==> flow/design.v <==
module mux128(
            clk,rst_n,
            start,ain,bin,yout,done
        );
input clk;         
input rst_n;     
input start;      
input[127:0] ain;     
input[127:0] bin;     
output[255:0] yout;     
output done;         
reg[127:0] areg;    
reg[127:0] breg;   
reg[255:0] yout_r;    
reg done_r;
reg[8:0] i;         
always @(posedge clk or negedge rst_n)
    if(!rst_n) i <= 9'd0;
    else if(start && i < 9'd256) i <= i+1'b1; 
    else if(!start) i <= 9'd0;
always @(posedge clk or negedge rst_n)
    if(!rst_n) done_r <= 1'b0;
    else if(i == 9'd256) done_r <= 1'b1;        
    else if(i == 9'd257) done_r <= 1'b0;        
assign done = done_r;
always @(posedge clk or negedge rst_n) begin
    if(!rst_n) begin 
            areg <= 128'h0000_0000_0000_0000_0000_0000_0000_0000;
            breg <= 128'h0000_0000_0000_0000_0000_0000_0000_0000;
            yout_r <= 256'h0000_0000_0000_0000_0000_0000_0000_0000_0000_0000_0000_0000_0000_0000_0000_0000;
    end
    else if(start) begin        
            if(i == 9'd0) begin    
                    areg <= ain;
                    breg <= bin;
                end
            else if(i > 9'd0 && i < 9'd129) begin
                    if(areg[i-1]) yout_r = yout_r + ({128'h0000_0000_0000_0000_0000_0000_0000_0000,breg}<<(i-1));     
                end
        end
end
assign yout = yout_r;
endmodule
* Tool chain data of mux128
What the tools print for mux128, step after step.
Lines are those of the file above, counted from 1.
Not given: n/a
- Design top :: mux128
- Clock :: clk
- Standard-cell library :: sky130hd
- Library corner :: tt_025C_1v80

* Word level
Counts by Yosys on the flattened word-level netlist (proc, flatten, opt, wreduce; memories kept). Register bits leave out memories and registers merged into their read ports (data or address). Print and check cells are left out. Cells with the same type and inputs are merged into one.
- Bits in registers :: 522
- Latch bits :: 0
- Memory bits (writable) :: 0
- Memory bits (read-only) :: 0
- Clocked read ports x word width :: 0
- Memories kept :: 0
- Output and inout port bits :: 257
- Cells after elaboration :: 27
- $add $sub $neg :: 3
- Multiply operators :: 0
- Divide/modulo/power cells :: 0
- Magnitude comparators :: 3
- Eq/ne operators :: 3
- Shift-type cells :: 2
- Mux-type cells :: 4
- Bitwise operators :: 1
- Reductions and logical operators :: 6
** Operators with widths (count)
- << shifter 128 x 32 -> 256 bit :: 1
- adder 256 bit :: 1
- indexed select 128 x 32 -> 1 bit :: 1
- == test 9 bit (second input constant) :: 2
- 2-to-1 mux 9 bit :: 2
- subtractor 9 x 1 -> 10 bit (second input constant) :: 1
- adder 9 x 1 -> 9 bit (second input constant) :: 1
- > comparator 9 x 1 -> 1 bit (second input constant) :: 1
- < comparator 9 x 8 -> 1 bit (second input constant) :: 1
- < comparator 9 bit (second input constant) :: 1
- zero test 9 bit :: 1
- AND reduction 4 bit :: 1
- logical AND 1 bit :: 2
- inequality test 2 x 1 -> 1 bit (second input constant) :: 1
- AND reduction 2 bit :: 1
- nonzero test 2 bit :: 1
- 2-to-1 mux 1 bit :: 2
- inverter 1 bit :: 1

* Depth
Yosys ltp: most cells in a row. Word level: on the elaborated netlist, between registers, memories and ports. Mapped: between sequential cells and ports; inverters and the memories' decode and read muxes count.
- Depth in word-level cells :: 3
- ABC_AREA :: 0
- Mapped depth :: 38
- Depth with buffers taken out :: 29

* Synthesis result
Yosys stat after the flow's synthesis: flattened, memories mapped to cells. It holds for the ABC_AREA given above (unset counts as 0); a run with the other value may have another netlist.
Totals and module areas in this step are rounded.
** Cells by type
- sky130_fd_sc_hd__dfrtp_1 :: count 522, total area 1.31E+04 um^2
- sky130_fd_sc_hd__nand2_1 :: count 1575, total area 5911.92 um^2
- sky130_fd_sc_hd__mux2i_1 :: count 575, total area 5755.52 um^2
- sky130_fd_sc_hd__a21oi_1 :: count 696, total area 3.48E+03 um^2
- sky130_fd_sc_hd__ha_1 :: count 259, total area 3.24E+03 um^2
- sky130_fd_sc_hd__o21ai_0 :: count 582, total area 2.91E+03 um^2
- sky130_fd_sc_hd__nor2_1 :: count 663, total area 2.49E+03 um^2
- sky130_fd_sc_hd__xnor2_1 :: count 162, total area 1.42E+03 um^2
- sky130_fd_sc_hd__clkbuf_1 :: count 296, total area 1.11E+03 um^2
- sky130_fd_sc_hd__nand4_1 :: count 155, total area 969.68 um^2
- sky130_fd_sc_hd__xor2_1 :: count 96, total area 840.806 um^2
- sky130_fd_sc_hd__nor3_1 :: count 150, total area 750.72 um^2
- sky130_fd_sc_hd__o21bai_1 :: count 100, total area 750.72 um^2
- sky130_fd_sc_hd__mux4_2 :: count 33, total area 743.213 um^2
- sky130_fd_sc_hd__a21o_1 :: count 88, total area 660.634 um^2
- sky130_fd_sc_hd__buf_2 :: count 97, total area 485.466 um^2
- sky130_fd_sc_hd__nand3_1 :: count 93, total area 465.446 um^2
- sky130_fd_sc_hd__inv_1 :: count 112, total area 420.403 um^2
Other cell types: 75; their cells: 759.
- Cell count :: 7013
- Chip area (Yosys) :: 51000 um^2
- Area of sequential cells :: 13000 um^2
- Mapped flip-flops :: 522

* Timing after synthesis
OpenSTA on the mapped netlist: ideal clock, no wires. The path of least setup slack (recovery checks aside). Input and output delay are each 20% of the period. Register names are those of the netlist, which keeps one name where synthesis merged equal registers.
- Path kind :: reg2reg
- Start point :: register i[0]
- End point :: register yout_r[249]
- Period :: 16100 ps
- Setup time :: 69 ps
- Launch time at the first pin :: 0 ps
- Arrival time :: 7440 ps
- Slack :: 8591 ps
- Delay of the path :: 7509 ps
- Stages :: 36
- Path buffers :: 10
- Synthesis period reached :: 7509 ps
"delay of the path" is the arrival time less input delay plus setup time.
"stages": output pins that drive a net of the path, with the launching flip-flop's if there is one; two outputs of one cell count as two.
"synthesis period reached" is the clock period less the worst setup slack; recovery checks do not enter. This is arithmetic on one report: input and output delays are still those of the set period (20% each).
Between the ends stands the longest chain of elaborated cells between them, by number of cells; it is not shown to be the way that was timed. Of several equally long chains one is given.
A line is the first line of the expression or statement that the cell stems from. Yosys adds cells for indexed reads and writes and turns some case tables into memories.
At most two assigning lines are given for a register; there are more.
- Path through :: sky130_fd_sc_hd__dfrtp_1 sky130_fd_sc_hd__buf_2 sky130_fd_sc_hd__buf_4 sky130_fd_sc_hd__inv_2 sky130_fd_sc_hd__buf_1 sky130_fd_sc_hd__buf_2 sky130_fd_sc_hd__ha_1 sky130_fd_sc_hd__buf_2 sky130_fd_sc_hd__buf_2 sky130_fd_sc_hd__buf_2 sky130_fd_sc_hd__buf_2 sky130_fd_sc_hd__buf_1 sky130_fd_sc_hd__mux2i_1 sky130_fd_sc_hd__nor2_1 sky130_fd_sc_hd__a21oi_1 sky130_fd_sc_hd__mux2_2 sky130_fd_sc_hd__nor2_1 sky130_fd_sc_hd__a21oi_1 sky130_fd_sc_hd__nand2_1 sky130_fd_sc_hd__nand3_1 sky130_fd_sc_hd__o21ai_0 sky130_fd_sc_hd__ha_1 sky130_fd_sc_hd__clkbuf_1 sky130_fd_sc_hd__nand2_1 sky130_fd_sc_hd__nor2_1 sky130_fd_sc_hd__nand2_1 sky130_fd_sc_hd__nor3_1 sky130_fd_sc_hd__nand4_1 sky130_fd_sc_hd__o221a_2 sky130_fd_sc_hd__a41o_1 sky130_fd_sc_hd__o31ai_4 sky130_fd_sc_hd__nand3_2 sky130_fd_sc_hd__o31ai_4 sky130_fd_sc_hd__a21oi_2 sky130_fd_sc_hd__or4_1 sky130_fd_sc_hd__nand3_1
- Length of the longest elaborated chain :: 3
** RTL lines, path post-synthesis
- start, declared :: line 16 : reg[8:0] i;
- start, assigned :: line 18 : if(!rst_n) i <= 9'd0;
- start, assigned :: line 19 : else if(start && i < 9'd256) i <= i+1'b1;
- subtractor 9 x 1 -> 10 bit :: line 38 : if(areg[i-1]) yout_r = yout_r + ({128'h0000_0000_0000_0000_0000_0000_0000_0000,breg}<<(i-1));
- << shifter 128 x 32 -> 256 bit :: line 38
- adder 256 bit :: line 38
- end, assigned :: line 30 : yout_r <= 256'h0000_0000_0000_0000_0000_0000_0000_0000_0000_0000_0000_0000_0000_0000_0000_0000;
- end, assigned :: line 38
- end, declared :: line 14 : reg[255:0] yout_r;

* Timing after layout
Path of least setup slack in the final report of run 1 (OpenROAD, finished layout, wires in). Where an end is a register, its clock arrival counts in the times.
The path's times are printed in steps of 10 ps; the period is the one set.
- Path kind :: reg2reg
- Start point :: register i[1]
- End point :: register yout_r[200]
- Period :: 8740 ps
- Setup time :: 60 ps
- Launch time at the first pin :: 690 ps
- Arrival time :: 9120 ps
- Slack :: 200 ps
- Stages :: 29
- Path buffers :: 2
Between the ends stands the longest chain of elaborated cells between them, by number of cells; it is not shown to be the way that was timed. Of several equally long chains one is given.
At most two assigning lines are given for a register; there are more.
- Path through :: sky130_fd_sc_hd__dfrtp_1 sky130_fd_sc_hd__inv_1 sky130_fd_sc_hd__ha_2 sky130_fd_sc_hd__xor2_4 sky130_fd_sc_hd__buf_12 sky130_fd_sc_hd__mux2i_1 sky130_fd_sc_hd__mux2i_1 sky130_fd_sc_hd__mux2i_1 sky130_fd_sc_hd__nor2_1 sky130_fd_sc_hd__o21ai_2 sky130_fd_sc_hd__mux2i_1 sky130_fd_sc_hd__mux2i_4 sky130_fd_sc_hd__mux2i_2 sky130_fd_sc_hd__and2_1 sky130_fd_sc_hd__ha_1 sky130_fd_sc_hd__buf_4 sky130_fd_sc_hd__a21oi_1 sky130_fd_sc_hd__o21ai_0 sky130_fd_sc_hd__a21oi_1 sky130_fd_sc_hd__o21ai_0 sky130_fd_sc_hd__a311o_1 sky130_fd_sc_hd__a211oi_1 sky130_fd_sc_hd__a21boi_2 sky130_fd_sc_hd__o21ba_2 sky130_fd_sc_hd__o31ai_1 sky130_fd_sc_hd__a21boi_0 sky130_fd_sc_hd__o21ai_0 sky130_fd_sc_hd__xnor2_1 sky130_fd_sc_hd__o21ai_0
- Length of the longest elaborated chain :: 3
** RTL lines, path after layout
- start, declared :: line 16 : reg[8:0] i;
- start, assigned :: line 18 : if(!rst_n) i <= 9'd0;
- start, assigned :: line 19 : else if(start && i < 9'd256) i <= i+1'b1;
- subtractor 9 x 1 -> 10 bit :: line 38 : if(areg[i-1]) yout_r = yout_r + ({128'h0000_0000_0000_0000_0000_0000_0000_0000,breg}<<(i-1));
- << shifter 128 x 32 -> 256 bit :: line 38
- adder 256 bit :: line 38
- end, assigned :: line 30 : yout_r <= 256'h0000_0000_0000_0000_0000_0000_0000_0000_0000_0000_0000_0000_0000_0000_0000_0000;
- end, assigned :: line 38
- end, declared :: line 14 : reg[255:0] yout_r;

Appendix: measured runs

Record of 2 stored runs of the RTL-to-layout flow on mux128, platform sky130hd. The runs are unordered. Constraints: input delay and output delay 20% of the set period each, output load 0.01 pF.
By "achieved period" is meant the clock period of the run minus its worst setup slack. This is arithmetic on one report: input and output delays are still those of the set period (20% each).
"time of the worst setup path" is the time allowed to the run's worst setup path (the clock period less input and output delay, where it has them) less its slack. Clock arrival times count: a late capture clock shortens it, a late launch clock lengthens it.
"total power of the final layout": no workload was simulated; the value follows from the tool's default switching activity.
"time of the worst setup path" is given in steps of 10 ps.
The results are shown rounded.

* Run 1
** Files
==> flow/run.sh <==
#!/bin/bash
# the make line also repeats the synthesis and layout settings of config.mk as NAME=value (left out here)
make -C /OpenROAD-flow-scripts/flow DESIGN_CONFIG=/design/flow/config.mk WORK_HOME=/design/flow/orfs CLKGATE_MAP_FILE= finish
==> flow/config.mk <==
export PLATFORM = sky130hd
export DESIGN_NAME = mux128
export DESIGN_NICKNAME = mux128
export VERILOG_FILES = /design/flow/design.v
export SDC_FILE = /design/flow/constraint.sdc
export NUM_CORES = 4
export LEC_CHECK = 0
export CAP_MARGIN = 20
export CORE_MARGIN = 2
export CORE_UTILIZATION = 37
export CTS_CLUSTER_DIAMETER = 214
export CTS_CLUSTER_SIZE = 86
export MAX_ROUTING_LAYER = met5
export PLACE_DENSITY_LB_ADDON = 0.18
export SLEW_MARGIN = 20
==> flow/constraint.sdc <==
create_clock -name core_clock -period 8.74 [get_ports {clk}]
set_input_delay 1.7480 -clock core_clock [delete_from_list [all_inputs] [get_ports {clk}]]
set_output_delay 1.7480 -clock core_clock [all_outputs]
set_load 0.01 [all_outputs]
** Results
- Total power of the final layout :: 15,000 µW
- Time of the worst setup path :: 8,540 ps
- Critical path type :: reg2reg
- Achieved period :: 8,538 ps
- Worst setup slack after layout :: 200 ps
- Total die area :: 140,000 um^2
- Post-route utilization :: 47 %
- Setup TNS :: 0 ps
- Worst-case hold slack :: 490 ps
- Netlist area reported by Yosys :: 51,000 um^2

* Run 2
** Files
==> flow/run.sh <==
#!/bin/bash
# the make line also repeats the synthesis and layout settings of config.mk as NAME=value (left out here)
make -C /OpenROAD-flow-scripts/flow DESIGN_CONFIG=/design/flow/config.mk WORK_HOME=/design/flow/orfs CLKGATE_MAP_FILE= finish
==> flow/config.mk <==
export PLATFORM = sky130hd
export DESIGN_NAME = mux128
export DESIGN_NICKNAME = mux128
export VERILOG_FILES = /design/flow/design.v
export SDC_FILE = /design/flow/constraint.sdc
export NUM_CORES = 4
export LEC_CHECK = 0
export ABC_AREA = 0
export CAP_MARGIN = 0
export CELL_PAD_IN_SITES_DETAIL_PLACEMENT = 2
export CELL_PAD_IN_SITES_GLOBAL_PLACEMENT = 3
export CORE_MARGIN = 2
export CORE_UTILIZATION = 57
export PLACE_DENSITY_LB_ADDON = 0.1
export SETUP_SLACK_MARGIN = 1.64
export SLEW_MARGIN = 20
export TNS_END_PERCENT = 65
==> flow/constraint.sdc <==
create_clock -name core_clock -period 5.98 [get_ports {clk}]
set_input_delay 1.1960 -clock core_clock [delete_from_list [all_inputs] [get_ports {clk}]]
set_output_delay 1.1960 -clock core_clock [all_outputs]
set_load 0.01 [all_outputs]
** Results
Stopped before the end: placement reported FLW-0024.
